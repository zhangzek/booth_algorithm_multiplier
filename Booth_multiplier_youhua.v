==> flow/design.v <==
module Boost_multiplier_#(
	parameter DATAWIDTH = 8
)
(
	input                            CLK,
	input                            RSTn,
	input                            START,
	input  [ DATAWIDTH - 1 : 0 ]     A,
	input  [ DATAWIDTH - 1 : 0 ]     B,
	output [ DATAWIDTH * 2 - 1 : 0 ] RESULT,
	output                           Done
);
reg [ DATAWIDTH - 1 : 0 ] i;
reg [ DATAWIDTH * 2 : 0 ] P;
reg [ DATAWIDTH - 1 : 0 ] A_reg;
reg [ DATAWIDTH - 1 : 0 ] A_bm;
reg                       isDone;
reg [ DATAWIDTH - 1 : 0 ] Pco1;
reg [ DATAWIDTH - 1 : 0 ] Pco2;
always @ ( posedge CLK or negedge RSTn )
begin
	if (!RSTn)
	begin
		i <= 0;
		P <= 0;
		A_reg <= 0;
		A_bm <= 0;
		isDone <= 0;
		Pco1 <= 0;
		Pco2 <= 0;
	end
	else if (START)
	begin
		case (i)
			0:
				begin
					A_reg <= A;
					A_bm <= ~A + 1'b1;
					P <= { 8'd0, B, 1'b0 };
					i <= i + 1'b1;
					Pco1 <= 0;
					Pco2 <= 0;
				end
			1,2,3,4,5,6,7,8:
				begin
					Pco1 = P[16:9] + A_reg;
					Pco2 = P[16:9] + A_bm;
					if (P[1:0] == 2'b01)
					begin
						P <= {Pco1[7],Pco1,P[8:1]};
					end
					else if (P[1:0] == 2'b10)
					begin
						P <= {Pco2[7],Pco2,P[8:1]};
					end
					else 
					begin
						P <= {P[16],P[16:1]};
					end
					i <= i + 1'b1;
				end
			9:
				begin
					isDone <= 1;
					i <= i + 1'b1;
				end
			10:
				begin
					isDone <= 0;
					i <= 0;
				end
		endcase
	end
end
assign Done = isDone;
assign RESULT = P[16:1];
endmodule
Step by step through the tools: Boost_multiplier_ --
Tool output for the design above, in the order of the flow. Lines are those of the file above, counted from 1. Operators: Yosys type, input widths -> output width; for muxes data width and select width s. Library cell names are shortened. The mark n/a stands for no value.
Design: design top Boost_multiplier_, clock CLK, cell library sky130hd, timing corner tt_025C_1v80

After elaboration --
Yosys after proc, flatten, opt, wreduce and memory -nomap, before mapping. Memory bits, and registers merged into a memory's read port (data or address), are not among the register bits. Print and check cells are not counted. Equal cells are merged and count once.
Cells by class: add/sub/neg operators 4, eq/ne operators 13, muxes and demuxes 5, bitwise logic cells 1, reduce/logical cells 11
Operators by type and width (count):
- $pmux 17 s2 | 1
- $mux 17 | 2
- $eq 8x3->1 const B | 4
- $eq 8x4->1 const B | 3
- $add 8x1->8 const B | 2
- $eq 8x2->1 const B | 2
- $add 8x8->8 | 2
- $pmux 8 s2 | 1
- $reduce_or 10->1 | 1
- $reduce_and 2->1 | 4
- $eq 8x1->1 const B | 1
- $not 8->8 | 1
- $logic_not 8->1 | 1
- $reduce_or 8->1 | 1
- $reduce_bool 2->1 | 3
- $ne 3x3->1 const B | 1
- $reduce_and 3->1 | 1
- $eq 2x1->1 const B | 1
- $eq 2x2->1 const B | 1
- $pmux 1 s2 | 1
Word-level totals: flip-flop bits (word level) 42, elaborated cells 40

Longest topological paths --
Longest topological path by Yosys (ltp), each cell counted once; first at word level (registers and memories cut), then after technology mapping (sequential cells cut; the memories' decode and read muxes count).
Logic depth: depth in word-level cells 4, ABC_AREA 0, depth in mapped cells 8

Synthesis result --
Source: synth_stat.txt of the flow (Yosys; design flattened, memories mapped). It holds for the ABC_AREA given above (unset counts as 0); a run with the other value may have another netlist. The area totals of this step are shown rounded.
Synthesis totals: cells in the netlist 295, chip area (Yosys) 2760 µm², sequential area 1030 µm², mapped flip-flops 41, buffers 28
Cells by type:
- dfrtp_1 | count 41, total area 1.03E+03 µm²
- ha_1 | count 20, total area 250.24 µm²
- o21ai_0 | count 36, total area 180.173 µm²
- nand2_1 | count 39, total area 146.39 µm²
- buf_4 | count 16, total area 120.115 µm²
- mux2i_1 | count 9, total area 90.086 µm²
- xnor2_1 | count 7, total area 61.309 µm²
- a21oi_1 | count 12, total area 60.058 µm²
- mux2_4 | count 4, total area 60.058 µm²
- xor2_1 | count 6, total area 52.55 µm²
- mux2_2 | count 4, total area 45.043 µm²
- nor2_1 | count 12, total area 45.043 µm²
- inv_1 | count 11, total area 41.29 µm²
- fa_1 | count 2, total area 40.038 µm²
- a211oi_1 | count 5, total area 37.536 µm²
- clkbuf_1 | count 10, total area 37.536 µm²
- nor3_1 | count 6, total area 30.029 µm²
- and3_1 | count 4, total area 25.024 µm²
Other cell types: 34; their cells: 51.

Timing after synthesis --
Path of least setup slack by OpenSTA after synthesis, without wires, with an ideal clock, recovery checks aside; 20% of the period is set as input and as output delay. Where synthesis merged equal registers, the netlist keeps one of their names.
Path post-synthesis: path kind register -> register, start point register P[9], end point register P[14], period 2530 ps, setup time 67 ps, arrival 2149 ps, data required time 2463 ps, path slack 314 ps, delay of the path 2216 ps, driving pins on the path 8, buffers on the path 0, period reached after synthesis 2216 ps
"delay of the path" = arrival - input delay + setup time. "driving pins on the path": output pins that drive a net of the path, with the launching flip-flop's if there is one; two outputs of one cell count as two. "period reached after synthesis" = period - worst setup slack (recovery checks aside). The figure is calculated, with input and output delays left at 20% of the set period. Between the ends stands the longest chain of elaborated cells between them, by number of cells; it is not shown to be the way that was timed. Of several equally long chains one is given. A line is the first line of the expression or statement that the cell stems from. Yosys adds cells for indexed reads and writes and turns some case tables into memories. A register here has more assigning lines than the two given.
Between the ends, post-synthesis: path through dfrtp_1 > ha_1 > fa_1 > a21oi_1 > o21ai_0 > or4_1 > a311oi_1 > a221o_1, length of the longest elaborated chain 4, elaborated cells between the ends (all ways) 5, classes of those cells 2 x add/sub; 3 x mux
RTL lines, path post-synthesis:
- start: declaration | RTL line 14 | reg [ DATAWIDTH * 2 : 0 ] P;
- start: assignment | RTL line 39 | P <= { 8'd0, B, 1'b0 };
- start: assignment | RTL line 50 | P <= {Pco1[7],Pco1,P[8:1]};
- $add 8x8->8 | RTL line 47 | Pco2 = P[16:9] + A_bm;
- $mux 17 | RTL line 52 | else if (P[1:0] == 2'b10)
- $mux 17 | RTL line 48 | if (P[1:0] == 2'b01)
- $pmux 17 s2 | RTL line 34 | case (i)
- end: assignment | RTL line 39
- end: assignment | RTL line 50
- end: declaration | RTL line 14

Timing after layout --
From the final timing report of entry A: the path of least setup slack in the routed layout; clock arrival at registers is part of the times. The path's times are printed in steps of 10 ps; the period is the one set.
Path post-layout: path kind register -> register, start point register P[9], end point register P[14], period 3280 ps, setup time 60 ps, arrival 2670 ps, data required time 3520 ps, path slack 850 ps, driving pins on the path 8, buffers on the path 0
Between the ends stands the longest chain of elaborated cells between them, by number of cells; it is not shown to be the way that was timed. Of several equally long chains one is given. A register here has more assigning lines than the two given.
Between the ends, post-layout: path through dfrtp_1 > ha_1 > fa_1 > a21oi_1 > o21ai_0 > or4_1 > a311oi_1 > a221o_1, length of the longest elaborated chain 4, elaborated cells between the ends (all ways) 5, classes of those cells 2 x add/sub; 3 x mux
RTL lines, path post-layout:
- start: declaration | RTL line 14 | reg [ DATAWIDTH * 2 : 0 ] P;
- start: assignment | RTL line 39 | P <= { 8'd0, B, 1'b0 };
- start: assignment | RTL line 50 | P <= {Pco1[7],Pco1,P[8:1]};
- $add 8x8->8 | RTL line 47 | Pco2 = P[16:9] + A_bm;
- $mux 17 | RTL line 52 | else if (P[1:0] == 2'b10)
- $mux 17 | RTL line 48 | if (P[1:0] == 2'b01)
- $pmux 17 s2 | RTL line 34 | case (i)
- end: assignment | RTL line 39
- end: assignment | RTL line 50
- end: declaration | RTL line 14

Data sheet: physical implementation of Boost_multiplier_

Measured results for Boost_multiplier_: 2 stored runs of the Yosys and OpenROAD flow on sky130hd. The settings differ; the order carries no meaning. The constraints put input and output delay at 20% of the set period each and load the outputs with 0.01 pF.
"period reached" is the run's clock period less its worst setup slack. It is reckoned from that one timing run; input and output delays stay at 20% of the period that was set.
"time on the worst setup path" is the time allowed to the run's worst setup path (the clock period less input and output delay, where it has them) less its slack. Clock arrival times count: a late capture clock shortens it, a late launch clock lengthens it.
By "total power after layout" is meant OpenSTA's value without simulated activity: inputs other than the clock are taken to toggle once in ten clock periods, and the tool carries that through the logic.
"time on the worst setup path" is known to 10 ps.
Results are given in rounded form.

* Entry A | settings: period_ns 3.28; CORE_UTILIZATION 41; SETUP_SLACK_MARGIN -0.22; PLACE_DENSITY_LB_ADDON 0.14; CELL_PAD_IN_SITES_GLOBAL_PLACEMENT 0; CAP_MARGIN 30; SLEW_MARGIN 15; MAX_ROUTING_LAYER met4; CORE_MARGIN 2 | results: die area 7410 µm²; sum of negative setup slack 0 ps; utilization after routing 49.4 %; total power after layout 0.00309 W; worst setup slack after layout 854 ps; area of the synthesized netlist 2760 µm²; period reached 2426 ps; time on the worst setup path 2430 ps; worst path kind register -> register; standard-cell area after layout 3180 µm²
* Entry B | settings: period_ns 2.83; CORE_UTILIZATION 25; SETUP_SLACK_MARGIN 0.44; PLACE_DENSITY_LB_ADDON 0.12; CELL_PAD_IN_SITES_GLOBAL_PLACEMENT 3; CELL_PAD_IN_SITES_DETAIL_PLACEMENT 2; TNS_END_PERCENT 5; GPL_ROUTABILITY_DRIVEN 1; CTS_CLUSTER_SIZE 92; SLEW_MARGIN 0; MIN_ROUTING_LAYER met2; CAP_MARGIN 20; CORE_MARGIN 2 | results: die area 11900 µm²; sum of negative setup slack 0 ps; utilization after routing 30.2 %; total power after layout 0.00376 W; worst setup slack after layout 484 ps; area of the synthesized netlist 2760 µm²; period reached 2346 ps; time on the worst setup path 2350 ps; worst path kind register -> register; standard-cell area after layout 3260 µm²
