==> flow/design.v <==
module Booth_multiplier_pipeline#(
	parameter DATAWIDTH = 8
)
(
	input                            CLK,
	input                            RSTn,
	input [ DATAWIDTH - 1 : 0 ]      A,
	input [ DATAWIDTH - 1 : 0 ]      B,
	output [ DATAWIDTH * 2 - 1 : 0 ] RESULT
);
wire [ DATAWIDTH * 2 : 0 ] P = { 8'b0, B, 1'b0 };
wire [ DATAWIDTH * 2 - 1 : 0] M = { ~A+1'b1, A};
wire [ DATAWIDTH * 2 : 0 ]    P1;
wire [ DATAWIDTH * 2 - 1 : 0] M1;
wire [ DATAWIDTH * 2 : 0 ]    P2;
wire [ DATAWIDTH * 2 - 1 : 0] M2;
wire [ DATAWIDTH * 2 : 0 ]    P3;
wire [ DATAWIDTH * 2 - 1 : 0] M3;
wire [ DATAWIDTH * 2 : 0 ]    P4;
wire [ DATAWIDTH * 2 - 1 : 0] M4;
wire [ DATAWIDTH * 2 : 0 ]    P5;
wire [ DATAWIDTH * 2 - 1 : 0] M5;
wire [ DATAWIDTH * 2 : 0 ]    P6;
wire [ DATAWIDTH * 2 - 1 : 0] M6;
wire [ DATAWIDTH * 2 : 0 ]    P7;
wire [ DATAWIDTH * 2 - 1 : 0] M7;
wire [ DATAWIDTH * 2 : 0 ]    P8;
wire [ DATAWIDTH * 2 - 1 : 0] M8;
operate I1(.CLK(CLK),
		   .RSTn(RSTn),
		   .P(P),
		   .M(M),
		   .P_out(P1),
		   .M_out(M1));
operate I2(.CLK(CLK),
		   .RSTn(RSTn),
		   .P(P1),
		   .M(M1),
		   .P_out(P2),
		   .M_out(M2));
operate I3(.CLK(CLK),
		   .RSTn(RSTn),
		   .P(P2),
		   .M(M2),
		   .P_out(P3),
		   .M_out(M3));
operate I4(.CLK(CLK),
		   .RSTn(RSTn),
		   .P(P3),
		   .M(M3),
		   .P_out(P4),
		   .M_out(M4));
operate I5(.CLK(CLK),
		   .RSTn(RSTn),
		   .P(P4),
		   .M(M4),
		   .P_out(P5),
		   .M_out(M5));
operate I6(.CLK(CLK),
		   .RSTn(RSTn),
		   .P(P5),
		   .M(M5),
		   .P_out(P6),
		   .M_out(M6));
operate I7(.CLK(CLK),
		   .RSTn(RSTn),
		   .P(P6),
		   .M(M6),
		   .P_out(P7),
		   .M_out(M7));
operate I8(.CLK(CLK),
		   .RSTn(RSTn),
		   .P(P7),
		   .M(M7),
		   .P_out(P8),
		   .M_out(M8));
assign RESULT = P8[16:1];
endmodule		   
module operate#(
	parameter DATAWIDTH = 8
)
(
	input                            CLK,
	input                            RSTn,
	input  [ DATAWIDTH * 2 : 0 ]     P,
	input  [ DATAWIDTH * 2 - 1 : 0 ] M,
	output [ DATAWIDTH * 2 : 0 ]     P_out,
	output [ DATAWIDTH * 2 - 1 : 0 ] M_out
);
reg [ DATAWIDTH * 2 : 0 ] P_reg;
reg [ DATAWIDTH * 2 - 1 : 0 ] M_reg;
reg [ DATAWIDTH - 1 : 0 ] Pco1;
reg [ DATAWIDTH - 1 : 0 ] Pco2;
always @ ( posedge CLK or negedge RSTn )
begin
	if (!RSTn)
	begin
		P_reg <= 0;
		M_reg <= 0;
		Pco1 <= 0;
		Pco2 <= 0;
	end
	else 
	begin
		Pco1 = P[16:9] + M[7:0];
		Pco2 = P[16:9] + M[15:8];
		if (P[1:0] == 2'b01)
			begin
				P_reg <= {Pco1[7],Pco1,P[8:1]};
			end
		else if (P[1:0] == 2'b10)
			begin
				P_reg <= {Pco2[7],Pco2,P[8:1]};
			end
		else 
			begin
				P_reg <= {P[16],P[16:1]};
			end
		M_reg <= M;
	end
end
assign P_out = P_reg;
assign M_out = M_reg;
endmodule
**Tool chain data of Booth_multiplier_pipeline**

What the tools print for Booth_multiplier_pipeline, step after step.
Line numbers count from 1 in the design file above.
Cell names lack the library's common part.
A cell with -- has no value.

- Top: Booth_multiplier_pipeline
- Clock: CLK
- Cell library: sky130hd
- Library corner: tt_025C_1v80

**Word-level counts**

Yosys after proc, flatten, opt, wreduce and memory -nomap, before mapping. Enables and synchronous resets that opt folds into registers are not counted as muxes. Memory bits, and registers merged into a memory's read port (data or address), are not among the register bits. Print and check cells are not counted. Equal cells are merged and count once.

- Elaborated cells: 60
- Bits of input ports: 18
- Flip-flop bits (word level): 248
- Output and inout bits: 16

- Mux-type cells: 15
- Equal/unequal tests: 14
- Bitwise operators: 1
- $add $sub $neg: 15

Operators with widths:

| kind | number |
|---|---|
| 17-bit two-way mux | 15 |
| 8-bit adder | 14 |
| 2-bit by 1-bit == test with 1-bit output (second input constant) | 7 |
| 2-bit == test (second input constant) | 7 |
| 8-bit by 1-bit adder with 8-bit output (second input constant) | 1 |
| 8-bit NOT | 1 |

**Depth**

Yosys ltp: most cells in a row. Word level: on the elaborated netlist, between registers, memories and ports. Mapped: between sequential cells and ports; inverters and the memories' decode and read muxes count.

- Word-level depth: 3
- ABC_AREA: 1
- Gate-level depth with buffers: 13
- Gate-level depth less buffers: 13

**Netlist**

The flow's flattened synthesis, as Yosys stat reports it; memories are mapped. The netlist is that of the ABC_AREA named above (0 if unset); the other value can give another one.
Totals and module areas in this step are rounded.

- Flip-flop cells: 232
- Buffers: 1
- Area of sequential cells: 5800 µm²
- Mapped area: 11000 µm²
- Mapped cells: 1153

Cell types:

| cell | number | area in all (µm²) |
|---|---|---|
| dfrtp_1 | 232 | 5.81E+03 |
| ha_1 | 92 | 1.15E+03 |
| nand2_1 | 264 | 990.95 |
| nand3_1 | 135 | 675.648 |
| inv_1 | 137 | 514.243 |
| a21oi_1 | 75 | 375.36 |
| fa_1 | 14 | 280.269 |
| xor2_1 | 18 | 157.651 |
| nor2_1 | 41 | 153.898 |
| o21ai_0 | 29 | 145.139 |
| nand3b_1 | 18 | 135.13 |
| xnor2_1 | 15 | 131.376 |
| nand4_1 | 13 | 81.328 |
| nor2_4 | 7 | 78.826 |
| mux2_2 | 6 | 67.565 |
| o221ai_1 | 7 | 61.309 |
| nor2_2 | 8 | 50.048 |
| a21o_1 | 6 | 45.043 |

Other cell types: 16; their cells: 36.

**Timing after synthesis**

Source: OpenSTA report_checks on the synthesized netlist (no wires, ideal clock, input and output delay 20% of the period each), path of least setup slack; recovery checks are left aside. Register names are those of the netlist, which keeps one name where synthesis merged equal registers.

- Kind: register to register
- From: reg I6.M_reg[8]
- To: reg I7.P_reg[14]
- Period: 1.9 ns
- Data required time: 1.787 ns
- Stages on the path: 12
- Library setup time: 0.113 ns
- Arrival time: 1.522 ns
- Setup slack: 0.266 ns
- Path buffers: 0
- Delay of the path: 1.635 ns
- Time at the first pin: 0.000 ns
- Synthesis period reached: 1.634 ns

"delay of the path" = arrival - input delay + setup time.
"stages on the path": output pins that drive a net of the path, with the launching flip-flop's if there is one; two outputs of one cell count as two.
"synthesis period reached" is the clock period less the worst setup slack; recovery checks do not enter. This is arithmetic on one report: input and output delays are still those of the set period (20% each).
Between the ends stands the longest chain of elaborated cells between them, by number of cells; it is not shown to be the way that was timed. Of several equally long chains one is given.
A line is the first line of the expression or statement that the cell stems from. Yosys adds cells for indexed reads and writes and turns some case tables into memories.
A register here has more assigning lines than the two given.

- Cells stage by stage: dfrtp_1 -> ha_1 -> inv_1 -> fa_1 -> inv_1 -> nand3_1 -> nand2_1 -> nand3_1 -> nand3_1 -> nand3_1 -> nand2_1 -> inv_1
- Length of the longest elaborated chain: 3
- Elaborated cells between the ends (all ways): 3
- RTL lines with such cells: 3
- Those cells by class: 1 x add/sub; 2 x mux

Ends and longest elaborated chain, post-synthesis:

| what | line | text |
|---|---|---|
| start: declaration | 91 | `reg [ DATAWIDTH * 2 - 1 : 0 ] M_reg;` |
| start: assignment | 99 | `M_reg <= 0;` |
| start: assignment | 119 | `M_reg <= M;` |
| 8-bit adder | 106 | `Pco2 = P[16:9] + M[15:8];` |
| 17-bit two-way mux | 111 | `else if (P[1:0] == 2'b10)` |
| 17-bit two-way mux | 107 | `if (P[1:0] == 2'b01)` |
| end: assignment | 109 | `P_reg <= {Pco1[7],Pco1,P[8:1]};` |
| end: assignment | 113 | `P_reg <= {Pco2[7],Pco2,P[8:1]};` |
| end: declaration | 90 | `reg [ DATAWIDTH * 2 : 0 ] P_reg;` |

**Path in the finished layout**

Path of least setup slack in the final report of flow run 1 (OpenROAD, finished layout, wires in). Where an end is a register, its clock arrival counts in the times.

- Kind: register to output
- From: reg (name not given)
- To: out RESULT[15]
- Data required time: 2.42 ns
- Period: 3.03 ns
- External output delay: 0.61 ns
- Arrival time: 1.37 ns
- Time at the first pin: 0.51 ns
- Stages on the path: 2
- Path buffers: 1
- Setup slack: 1.05 ns

- Cells stage by stage: dfrtp_1 -> clkdlybuf4s50_1

Ends and longest elaborated chain, post-layout:

| what | line | text |
|---|---|---|
| end: declaration | 9 | `output [ DATAWIDTH * 2 - 1 : 0 ] RESULT` |

No chain of elaborated cells between the ends is given.

Add stored flow runs of Booth_multiplier_pipeline

2 stored runs of Booth_multiplier_pipeline in the flow (synthesis by Yosys, layout by OpenROAD, sky130hd cells), in arbitrary order. Constraints: input delay and output delay 20% of the set period each, output load 0.01 pF.
By "achieved clock period" is meant the clock period of the run minus its worst setup slack. This is arithmetic on one report: input and output delays are still those of the set period (20% each).
"total power of the final layout": no workload was simulated; the value follows from the tool's default switching activity.
The results are shown rounded.
Among the settings, - means not set for that run.

| name | flow run 1 | flow run 2 |
|---|---|---|
| period_ns | 3.03 | 2.44 |
| CORE_UTILIZATION | 48 | 41 |
| PLACE_DENSITY_LB_ADDON | 0.13 | - |
| HOLD_SLACK_MARGIN | 0.15 | - |
| CORE_ASPECT_RATIO | 1.48 | - |
| ABC_AREA | 1 | - |
| GPL_ROUTABILITY_DRIVEN | 0 | - |
| CAP_MARGIN | 20 | 20 |
| MIN_ROUTING_LAYER | met1 | - |
| CORE_MARGIN | 2 | 2 |
| SLEW_MARGIN | 20 | 20 |
| SETUP_SLACK_MARGIN | - | 0.06 |
| PLACE_DENSITY | - | 0.5 |
| CELL_PAD_IN_SITES_DETAIL_PLACEMENT | - | 2 |
| TNS_END_PERCENT | - | 70 |
| CTS_CLUSTER_DIAMETER | - | 288 |
| full die area (µm²) | 24000 | 29000 |
| worst-case hold slack (ns) | 0.35 | 0.35 |
| total power of the final layout (µW) | 10000 | 14000 |
| post-route setup TNS (ns) | 0.000 | 0.000 |
| setup slack of the worst path (ns) | 1.0 | 0.16 |
| standard-cell area after routing (µm²) | 13000 | 13000 |
| area of the synthesized netlist (µm²) | 11000 | 11000 |
| achieved clock period (ns) | 1.980 | 2.282 |
